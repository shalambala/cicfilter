==> flow/design.v <==
`timescale 1ns / 1ps
module CicFilter
#(
	parameter N = 2,	 
	parameter M = 1,	 
	parameter InDataWidth	=	14,
	parameter OutDataWidth	=	28,
	parameter DecimCntWidth	=	7
)
(
	input Clk_i,
	input Rst_i,
	input [2:0]	DecimFactor_i,
	input [InDataWidth-1:0] Data_i,
	input DataNd_i,
	output [OutDataWidth-1:0] Data_o,
	output DataValid_o
);
	localparam	ExtendBitNum	=	OutDataWidth-InDataWidth;
	wire	[OutDataWidth-1:0]	adcExtData	=	{{ExtendBitNum{Data_i[InDataWidth-1]}},Data_i};
	wire	[OutDataWidth-1:0]	inData	[N-1:0];
	wire	[OutDataWidth-1:0]	intFilteredData	[N-1:0];
	wire	intFilteredDataValid	[N-1:0];
	wire	intDataVal	[N-1:0];
	wire	[OutDataWidth-1:0]	decimIntData;
	wire	decimIntDataValid;
	wire	[OutDataWidth-1:0]	combFilteredData	[N-1:0];
	wire	[OutDataWidth-1:0]	combInData	[N-1:0];
	wire	combDataVal	[N-1:0];
	wire	combFilteredDataVal	[N-1:0];
	assign	Data_o	=	combFilteredData[N-1];
	assign	DataValid_o	=	combFilteredDataVal[N-1];
genvar i,j;
generate 
	for (i=0; i<N; i=i+1)	begin: IntFilterGen
		assign	inData	[i]		=	(i==0)?adcExtData:intFilteredData[i-1];
		assign	intDataVal[i]	=	(i==0)?DataNd_i:intFilteredDataValid[i-1];
		IntFilterBlock 
		#(	
			.OutDataWidth	(OutDataWidth)
		)
		IntFilterBlock
		(
			.Clk_i			(Clk_i),
			.Rst_i			(Rst_i),
			.Data_i			(inData[i]),
			.DataNd_i		(intDataVal[i]),
			.Data_o			(intFilteredData[i]),
			.DataValid_o	(intFilteredDataValid[i])
		);
	end	
	DecimBlock
	#(	
		.OutDataWidth	(OutDataWidth),
		.DecimCntWidth	(DecimCntWidth)
	)
	DecimBlock
	(
		.Clk_i			(Clk_i),
		.Rst_i			(Rst_i),
		.DecimFactor_i	(DecimFactor_i),
		.Data_i			(intFilteredData[N-1]),
		.DataVal_i		(intFilteredDataValid[N-1]),
		.Data_o			(decimIntData),
		.DataVal_o		(decimIntDataValid)
	);
	for (j=0; j<N; j=j+1)	begin: CombFilterGen
		assign	combInData	[j]	=	(j==0)?decimIntData:combFilteredData[j-1];
		assign	combDataVal	[j]	=	(j==0)?decimIntDataValid:combFilteredDataVal[j-1];
		CombFilterBlock 
		#(	
			.M(M),
			.OutDataWidth	(OutDataWidth)
		)
		CombFilterBlock
		(
			.Clk_i			(Clk_i),
			.Rst_i			(Rst_i),
			.Data_i			(combInData[j]),
			.DataNd_i		(combDataVal[j]),
			.Data_o			(combFilteredData[j]),
			.DataValid_o	(combFilteredDataVal[j])
		);
	end
endgenerate
endmodule
`timescale 1ns / 1ps
module CombFilterBlock 
#(
	parameter	M=4,
	parameter	OutDataWidth	=	18
)
(
	input Clk_i,
	input Rst_i,
	input [OutDataWidth-1:0] Data_i,
	input DataNd_i,
	output [OutDataWidth-1:0] Data_o,
	output DataValid_o
);
	reg signed	[OutDataWidth-1:0] sumResult;
	reg	dataValid;
	reg	signed	[OutDataWidth-1:0] delData [M-1:0];
	assign Data_o = sumResult;
	assign DataValid_o = dataValid;
	genvar i;
	generate 
		for (i=0; i<M; i=i+1) begin: DelayGen
			always @(posedge Clk_i) begin
				if (i==0) begin
					delData [i] <= Data_i;
				end	else	begin
					delData [i] <= delData[i-1];
				end
			end
		end
	endgenerate 
	always @(posedge Clk_i or posedge Rst_i) begin
		if (Rst_i) begin
			sumResult <= {OutDataWidth{1'b0}};
			dataValid <= 1'b0;
		end else begin
			if (DataNd_i) begin
				sumResult <= Data_i-delData[M-1];
				dataValid <= 1'b1;
			end else begin
				dataValid <= 1'b0;
			end
		end
	end
endmodule
`timescale 1ns / 1ps
module DecimBlock
#(	
	parameter OutDataWidth = 18,
	parameter DecimCntWidth = 7
)
(
	input Clk_i,
	input Rst_i,
	input [2:0]	DecimFactor_i,
	input [OutDataWidth-1:0] Data_i,
	input DataVal_i,
	output [OutDataWidth-1:0] Data_o,
	output DataVal_o
);
	reg [DecimCntWidth-1:0] decimCnt;
	reg [2:0] decimFactor;
	assign Data_o = Data_i;
	assign DataVal_o = DataVal_i? (decimCnt == 0):1'b0;
	always	@(posedge Clk_i or posedge Rst_i)	begin
		if	(Rst_i) begin
			decimFactor <= 3'd1;
		end else begin
			if (DecimFactor_i <= 3'd1)	begin
				decimFactor <= 3'd1;
			end else begin
				decimFactor <= DecimFactor_i;
			end
		end
	end
	always @(posedge Clk_i or posedge Rst_i) begin
		if (Rst_i) begin
			decimCnt <= {DecimCntWidth{1'b0}};
		end else begin
			if (DataVal_i) begin
				if (decimCnt == decimFactor-1) begin
					decimCnt <= {DecimCntWidth{1'b0}};
				end else begin
					decimCnt <= decimCnt+7'd1;
				end
			end else begin
				decimCnt <= {DecimCntWidth{1'b0}};
			end
		end
	end
endmodule
`timescale 1ns / 1ps
module IntFilterBlock 
#(	
	parameter OutDataWidth = 18
)
(
	input Clk_i,
	input Rst_i,
	input [OutDataWidth-1:0] Data_i,
	input DataNd_i,
	output [OutDataWidth-1:0] Data_o,
	output DataValid_o
);
	reg [OutDataWidth-1:0] outAcc;
	reg outVal;
	assign Data_o = outAcc;
	assign DataValid_o = outVal;
	always @(posedge Clk_i or posedge Rst_i) begin
		if (Rst_i) begin
			outAcc <= {OutDataWidth{1'b0}};
		end else begin
			if (DataNd_i) begin
				outAcc <= outAcc+Data_i;
				outVal <= 1'b1;
			end else begin
				outAcc <= {OutDataWidth{1'b0}};
				outVal <= 1'b0;
			end 
		end
	end
endmodule
# Reports on CicFilter
# The steps from the RTL of CicFilter to its reports follow in flow order.
# Lines are those of the file above, counted from 1.
# Operators carry their Yosys type and port widths (W data, S select, Z words).
# Library cell names are shortened.
# Not given: n/a
# inputs
design	CicFilter
clk_port	Clk_i
library	sky130hd
lib_corner	tt_025C_1v80

# Word-level counts
# Counts by Yosys on the flattened word-level netlist (proc, flatten, opt, wreduce). Print and check cells are left out. Cells with the same type and inputs are merged into one.
# bits
ff_bits	182
input_bits	20
output_inout_bits	29
# classes
add_sub_neg	6
compare	1
eq_ne	1
mux	10
n_reduce_logical	1
# ops
cell	n
$add A28 B28 Y28	2
$sub A28 B28 Y28	2
$mux W28	2
$eq A7 B32 Y1	1
$mux W7	2
$add A7 B1 Y7 const B	1
$logic_not A7 Y1	1
$mux W1	5
$sub A3 B1 Y4 const B	1
$le A3 B1 Y1 const B	1
$mux W3	1

# Depth
# Longest topological path by Yosys (ltp), each cell counted once; first at word level (registers and memories cut), then after technology mapping (sequential cells cut; the memories' decode and read muxes count).
# logic_depth
depth_word	4
ABC_AREA	0
ltp_mapped	12
depth_no_buf	12

# Synthesis result
# The flow's flattened synthesis, as Yosys stat reports it; memories are mapped. The netlist is that of the ABC_AREA named above (0 if unset); the other value can give another one.
# types
cell_type	n	area_total_um2
dfrtp_1	123	3.08E+03
ha_1	111	1.39E+03
dfxtp_1	56	1.12E+03
xnor2_1	64	560.538
a21oi_1	95	475.456
a21o_1	49	367.853
and2_1	54	337.824
inv_1	85	319.056
nand2_1	81	304.042
xor2_1	34	297.786
mux2_2	23	258.998
o21ai_0	49	245.235
nor2_1	48	180.173
o21a_1	18	135.13
o21ai_1	25	125.12
nand3_1	22	110.106
clkbuf_1	29	108.854
o21bai_1	14	105.101
# Not listed: further types 56, cells in them 175.
# synth_totals
stdcells	1155
yosys_area_um2	10935.5
seq_area_um2	4285.4
flip_flops	182
buffers	32
# By module: a second synthesis without flattening, with its own total; a netlist apart from the flattened one above.
# hier_totals
hier_cells	1337
area_unflattened_um2	11969.0
# Rows give one instance, submodules left out.
# modules
mod	instances	cells	mod_area_um2	mod_seq_area_um2
CombFilterBlock	2	349	3228.1	1286.2
IntFilterBlock #(OutDataWidth=28)	2	280	2381.0	730.7
DecimBlock	1	79	750.7	251.5
CicFilter	1	0	0.0	0.0

# Path before layout
# OpenSTA on the mapped netlist: ideal clock, no wires. The path of least setup slack (recovery checks aside). Input and output delay are each 20% of the period. Register names are those of the netlist, which keeps one name where synthesis merged equal registers.
# synth_path
path_type	input-to-reg
startpoint	input Rst_i
endpoint	register IntFilterGen[0].IntFilterBlock.outVal
period_ps	3540
launch_ps	708
arrival_ps	3297
required_ps	3054
path_slack_ps	-243
path_delay_ps	3075
driving_pins	1
path_buffers	0
period_less_setup_slack_ps	3783
# "path_delay_ps" is the arrival time less input delay plus setup time.
# "driving_pins": output pins that drive a net of the path, with the launching flip-flop's if there is one; two outputs of one cell count as two.
# "period_less_setup_slack_ps" is the clock period less the worst setup slack; recovery checks do not enter. This is arithmetic on one report: input and output delays are still those of the set period (20% each).
# synth_between
cell_sequence	inv_1
elab_chain_len	0
cells_between	0
# synth_lines
element	line_no	text
start: declaration	12	input Rst_i,
end: assignment	201	outVal <= 1'b1;
end: assignment	204	outVal <= 1'b0;
end: declaration	192	reg outVal;

# Worst path after layout
# From the final timing report of entry A: the path of least setup slack in the routed layout; clock arrival at registers is part of the times.
# The report prints the path's times to 10 ps; the period is as set.
# layout_path
path_type	reg-to-reg
startpoint	register IntFilterGen[1].IntFilterBlock.outAcc[0]
endpoint	register IntFilterGen[1].IntFilterBlock.outAcc[24]
period_ps	3360
launch_ps	430
arrival_ps	3100
required_ps	3690
path_slack_ps	590
driving_pins	13
path_buffers	1
# Between the ends stands the longest chain of elaborated cells between them, by number of cells; it is not shown to be the way that was timed. Of several equally long chains one is given.
# A line is the first line of the expression or statement that the cell stems from. Yosys adds cells for indexed reads and writes and turns some case tables into memories.
# A register here has more assigning lines than the two given.
# layout_between
cell_sequence	dfrtp_2 -> ha_4 -> fa_2 -> a21o_1 -> nand4_1 -> o21ai_2 -> o31ai_4 -> a311oi_4 -> o41ai_2 -> buf_4 -> o21ai_2 -> xor2_1 -> and2_1
elab_chain_len	2
cells_between	2
# layout_lines
element	line_no	text
start: declaration	191	reg [OutDataWidth-1:0] outAcc;
start: assignment	197	outAcc <= {OutDataWidth{1'b0}};
start: assignment	200	outAcc <= outAcc+Data_i;
$add A28 B28 Y28	200
$mux W28	199	if (DataNd_i) begin
end: assignment	197
end: assignment	200
end: declaration	191

FLOW RESULTS
============

2 stored runs of CicFilter in the flow (synthesis by Yosys, layout by OpenROAD, sky130hd cells), in arbitrary order. Constraints: input delay and output delay 20% of the set period each, output load 0.01 pF.
"achieved_clock_period_ps" means the clock period less the worst setup slack. The figure is calculated, with input and output delays left at 20% of the set period.
"worst_path_allowed_less_slack_ps" = time allowed to the worst setup path (clock period - input delay - output delay, where it has them) - its slack; a late launch clock adds to it, a late capture clock takes from it.
"power.total_mw": no workload was simulated; the value follows from the tool's default switching activity.
"worst_path_allowed_less_slack_ps" is known to 10 ps.

Entry A, flow files:
==> flow/run.sh <==
#!/bin/bash
# the make line also repeats the synthesis and layout settings of config.mk as NAME=value (left out here)
make -C /OpenROAD-flow-scripts/flow DESIGN_CONFIG=/design/flow/config.mk WORK_HOME=/design/flow/orfs CLKGATE_MAP_FILE= finish
==> flow/config.mk <==
export PLATFORM = sky130hd
export DESIGN_NAME = CicFilter
export DESIGN_NICKNAME = CicFilter
export VERILOG_FILES = /design/flow/design.v
export SDC_FILE = /design/flow/constraint.sdc
export NUM_CORES = 4
export LEC_CHECK = 0
export CAP_MARGIN = 20
export CORE_MARGIN = 2
export CORE_UTILIZATION = 31
export CTS_CLUSTER_DIAMETER = 155
export GPL_TIMING_DRIVEN = 1
export PLACE_DENSITY_LB_ADDON = 0.09
export SETUP_SLACK_MARGIN = 0.57
export SLEW_MARGIN = 30
==> flow/constraint.sdc <==
create_clock -name core_clock -period 3.36 [get_ports {Clk_i}]
set_input_delay 0.6720 -clock core_clock [delete_from_list [all_inputs] [get_ports {Clk_i}]]
set_output_delay 0.6720 -clock core_clock [all_outputs]
set_load 0.01 [all_outputs]

==> results of entry A, as CSV <==
result,value
worst_path_allowed_less_slack_ps,2770
critical_path_kind,"reg-to-reg"
power.total_mw,15.602
layout_stdcell_area_um2,13371.6
utilization_pct,38.6
yosys.chip_area_um2,10935.5
dieArea_um2,36794.9
timing.setup.ws_ps,589
tns_ps,0
worst_hold_slack_ps,408
achieved_clock_period_ps,2771

Entry B, flow files:
==> flow/run.sh <==
#!/bin/bash
# the make line also repeats the synthesis and layout settings of config.mk as NAME=value (left out here)
make -C /OpenROAD-flow-scripts/flow DESIGN_CONFIG=/design/flow/config.mk WORK_HOME=/design/flow/orfs CLKGATE_MAP_FILE= finish
==> flow/config.mk <==
export PLATFORM = sky130hd
export DESIGN_NAME = CicFilter
export DESIGN_NICKNAME = CicFilter
export VERILOG_FILES = /design/flow/design.v
export SDC_FILE = /design/flow/constraint.sdc
export NUM_CORES = 4
export LEC_CHECK = 0
export ABC_AREA = 0
export CAP_MARGIN = 20
export CORE_MARGIN = 6
export CORE_UTILIZATION = 30
export MAX_ROUTING_LAYER = met4
export MIN_ROUTING_LAYER = met2
export PLACE_DENSITY_LB_ADDON = 0.06
export SETUP_SLACK_MARGIN = 0.09
export SLEW_MARGIN = 20
==> flow/constraint.sdc <==
create_clock -name core_clock -period 2.58 [get_ports {Clk_i}]
set_input_delay 0.5160 -clock core_clock [delete_from_list [all_inputs] [get_ports {Clk_i}]]
set_output_delay 0.5160 -clock core_clock [all_outputs]
set_load 0.01 [all_outputs]

==> results of entry B, as CSV <==
result,value
worst_path_allowed_less_slack_ps,2710
critical_path_kind,"reg-to-reg"
power.total_mw,23.775
layout_stdcell_area_um2,15148.3
utilization_pct,42.4
yosys.chip_area_um2,10935.5
dieArea_um2,41178.6
timing.setup.ws_ps,-134
tns_ps,-880
worst_hold_slack_ps,410
achieved_clock_period_ps,2714
